==> flow/design.v <==
module piscar(
input CLOCK_50, 
input [3:0] KEY, 
input [9:0] SW,
output [7:0]LEDG,
output [7:0]LEDR
);
reg [27:0] contador = 0;
reg l = 0;
assign LEDG = l;
assign LEDR = SW[0] * SW[1];
always @(posedge CLOCK_50) begin
	contador = contador + 1;
	if(SW[0] == 0 && SW[1] == 0) begin
		if(contador == 50000000) begin
		contador = 0;
		l = ~l;
		end
	end
	if(SW[0] ==0 && SW[1]==1) begin
		if(contador == 90000000)begin
		contador = 0;
		l = ~l; 
		end
	end
	if(SW[0] == 1 && SW[1]==0) begin
		if(contador == 25000000)begin
		contador = 0;
		l = ~l; 
		end
	end
end
endmodule
Tool chain data of piscar --
Tool output for the design above, in the order of the flow. Line numbers count from 1 in the design file above. Operators: Yosys type, input widths -> output width; for muxes data width and select width s. Library cell names are shortened. Not given: -
Design: top module piscar, clock CLOCK_50, library sky130hd, library corner tt_025C_1v80

Elaborated design --
Yosys after proc, flatten, opt, wreduce and memory -nomap, before mapping. Enables and synchronous resets that opt folds into registers are not counted as muxes. Memory bits, and registers merged into a memory's read port (data or address), are not among the register bits. Print and check cells are not counted. Equal cells are merged and count once.
Operators by class: $add $sub $neg 1, multiply operators 1, equality and inequality tests 3, muxes and demuxes 12, bitwise operators 5, reduce/logical cells 3
Operator list (number):
- $mux 28 | 6
- $add 28x1->28 const B | 1
- $eq 28x25->1 const B | 1
- $eq 28x26->1 const B | 1
- $eq 28x27->1 const B | 1
- $mux 1 | 6
- $not 1->1 | 5
- $logic_and 1x1->1 | 3
- $mul 1x1->2 | 1
Bit counts: register bits after elaboration 29, input port bits 15, output and inout port bits 16, elaborated cells 27

Logic depth --
Longest topological path by Yosys (ltp), each cell counted once; first at word level (registers and memories cut), then after technology mapping (sequential cells cut; the memories' decode and read muxes count).
Logic depth: word-level depth 10, ABC_AREA 0, gate-level depth with buffers 11, mapped depth without buffers 9

After synthesis --
Source: synth_stat.txt of the flow (Yosys; design flattened, memories mapped). It holds for the ABC_AREA given above (unset counts as 0); a run with the other value may have another netlist. Totals and module areas in this step are rounded.
Synthesis totals: cell count 214, mapped area 1830 um2, sequential area 581 um2, flip-flop cells 29, buffers 26
Cells by type:
- dfxtp_1 | number 29, total area 580.557 um2
- xnor2_1 | number 15, total area 131.376 um2
- xor2_1 | number 14, total area 122.618 um2
- buf_4 | number 16, total area 120.115 um2
- nor2_1 | number 24, total area 90.086 um2
- nand4_1 | number 10, total area 62.56 um2
- nor3_1 | number 12, total area 60.058 um2
- nand3_1 | number 11, total area 55.053 um2
- nand2_1 | number 13, total area 48.797 um2
- and3_1 | number 7, total area 43.792 um2
- and4_1 | number 3, total area 26.275 um2
- buf_2 | number 5, total area 25.024 um2
- ha_1 | number 2, total area 25.024 um2
- nand4_2 | number 2, total area 25.024 um2
- nor4_1 | number 4, total area 25.024 um2
- nor4_2 | number 2, total area 25.024 um2
- nor4_4 | number 1, total area 21.27 um2
- a211oi_4 | number 1, total area 20.019 um2
Other cell types: 29; their cells: 43.

Worst setup path after synthesis --
Source: OpenSTA report_checks on the synthesized netlist (no wires, ideal clock, input and output delay 20% of the period each), path of least setup slack; recovery checks are left aside. Register names are those of the netlist, which keeps one name where synthesis merged equal registers.
Timing path post-synthesis: path kind register to register, start register contador[0], end register l, clock period 3.72 ns, library setup time 0.068 ns, time at the first pin 0.000 ns, arrival time 2.883 ns, required time 3.652 ns, path slack 0.768 ns, path delay 2.951 ns, stages on the path 12, buffers on the path 2, synthesis period reached 2.952 ns
"path delay" = arrival - input delay + setup time. "stages on the path" counts driving pins, that of a launching flip-flop among them; a cell with two outputs on the path counts twice. "synthesis period reached" is the clock period less the worst setup slack; recovery checks do not enter. This is arithmetic on one report: input and output delays are still those of the set period (20% each). Between the ends stands the longest chain of elaborated cells between them, by number of cells; it is not shown to be the way that was timed. Of several equally long chains one is given. A line is the first line of the expression or statement that the cell stems from. Yosys adds cells for indexed reads and writes and turns some case tables into memories. At most two assigning lines are given for a register; there are more.
On the way, post-synthesis: path through dfxtp_1 ha_1 buf_2 nand3_2 nor4_2 nand3_1 xor2_1 or4bb_1 a211oi_4 or2_1 buf_4 xor2_2, cells in the longest elaborated chain 10, elaborated cells on any way between the ends 16, RTL lines with such cells 9, those cells by class add/sub (1); eq/ne (3); mux (10); logic (2)
Ends and longest elaborated chain, post-synthesis:
- from (decl) | line 8 | reg [27:0] contador = 0;
- from (assign) | line 13 | contador = contador + 1;
- from (assign) | line 16 | contador = 0;
- $add 28x1->28 | line 13
- $eq 28x26->1 | line 15 | if(contador == 50000000) begin
- $mux 1 | line 15
- $mux 1 | line 14 | if(SW[0] == 0 && SW[1] == 0) begin
- $not 1->1 | line 23 | l = ~l;
- $mux 1 | line 21 | if(contador == 90000000)begin
- $mux 1 | line 20 | if(SW[0] ==0 && SW[1]==1) begin
- $not 1->1 | line 29 | l = ~l;
- $mux 1 | line 27 | if(contador == 25000000)begin
- $mux 1 | line 26 | if(SW[0] == 1 && SW[1]==0) begin
- to (assign) | line 23
- to (assign) | line 29
- to (decl) | line 9 | reg l = 0;

Timing after layout --
Path of least setup slack in the final report of run 1 (OpenROAD, finished layout, wires in). Where an end is a register, its clock arrival counts in the times.
Timing path post-layout: path kind register to register, start register contador[0], end register l, clock period 5.54 ns, library setup time 0.12 ns, time at the first pin 0.28 ns, arrival time 3.78 ns, required time 5.70 ns, path slack 1.93 ns, stages on the path 10, buffers on the path 0
Between the ends stands the longest chain of elaborated cells between them, by number of cells; it is not shown to be the way that was timed. Of several equally long chains one is given. At most two assigning lines are given for a register; there are more.
On the way, post-layout: path through dfxtp_1 ha_1 nand3_2 nor4_2 nand3_1 xor2_1 or4bb_1 a211oi_4 or2_1 xor2_2, cells in the longest elaborated chain 10, elaborated cells on any way between the ends 16, RTL lines with such cells 9, those cells by class add/sub (1); eq/ne (3); mux (10); logic (2)
Ends and longest elaborated chain, post-layout:
- from (decl) | line 8 | reg [27:0] contador = 0;
- from (assign) | line 13 | contador = contador + 1;
- from (assign) | line 16 | contador = 0;
- $add 28x1->28 | line 13
- $eq 28x26->1 | line 15 | if(contador == 50000000) begin
- $mux 1 | line 15
- $mux 1 | line 14 | if(SW[0] == 0 && SW[1] == 0) begin
- $not 1->1 | line 23 | l = ~l;
- $mux 1 | line 21 | if(contador == 90000000)begin
- $mux 1 | line 20 | if(SW[0] ==0 && SW[1]==1) begin
- $not 1->1 | line 29 | l = ~l;
- $mux 1 | line 27 | if(contador == 25000000)begin
- $mux 1 | line 26 | if(SW[0] == 1 && SW[1]==0) begin
- to (assign) | line 23
- to (assign) | line 29
- to (decl) | line 9 | reg l = 0;

Appendix: measured runs

Record of 2 stored runs of the RTL-to-layout flow on piscar, platform sky130hd. The runs are unordered. Constraints: input delay and output delay 20% of the set period each, output load 0.01 pF.
"achieved clock period": clock period set for the run, less the worst setup slack. It is reckoned from that one timing run; input and output delays stay at 20% of the period that was set.
"worst setup path time" means the part of the period allowed to the worst setup path (the constraints hold back 20% at inputs and 20% at outputs) less its slack; where the path has registers, the arrival times of their clocks count too.
"power" rests on the timing tool's default activity at the inputs, not on a simulated workload.
Measured values are rounded.

* Run 1 | settings: period_ns 5.54; CORE_UTILIZATION 42; PLACE_DENSITY_LB_ADDON 0.18; CORE_MARGIN 3; CELL_PAD_IN_SITES_DETAIL_PLACEMENT 0; TNS_END_PERCENT 65; ABC_AREA 0; CAP_MARGIN 5; MAX_ROUTING_LAYER met4; SLEW_MARGIN 20 | results: achieved clock period 3.614 ns; post-route worst hold slack 0.491 ns; standard-cell area after layout 1930 um2; post-route setup TNS 0.000 ns; worst setup slack after layout 1.93 ns; post-synthesis cell area 1830 um2; utilization in the final report 47.2%; power 0.443 mW; area of the die 5180 um2; worst setup path time 3.61 ns; class of the worst setup path register to register
* Run 2 | settings: period_ns 3.52; CORE_UTILIZATION 69; ABC_AREA 0; GPL_ROUTABILITY_DRIVEN 1; CTS_CLUSTER_SIZE 65; CAP_MARGIN 30; CORE_MARGIN 2; SLEW_MARGIN 20 | results: post-synthesis cell area 1830 um2; utilization in the final report 75.0%; post-route worst hold slack 0.503 ns; post-route setup TNS 0.000 ns; area of the die 3080 um2; worst setup path time 3.26 ns; class of the worst setup path register to register; worst setup slack after layout 0.258 ns; power 0.532 mW; standard-cell area after layout 1880 um2; achieved clock period 3.262 ns
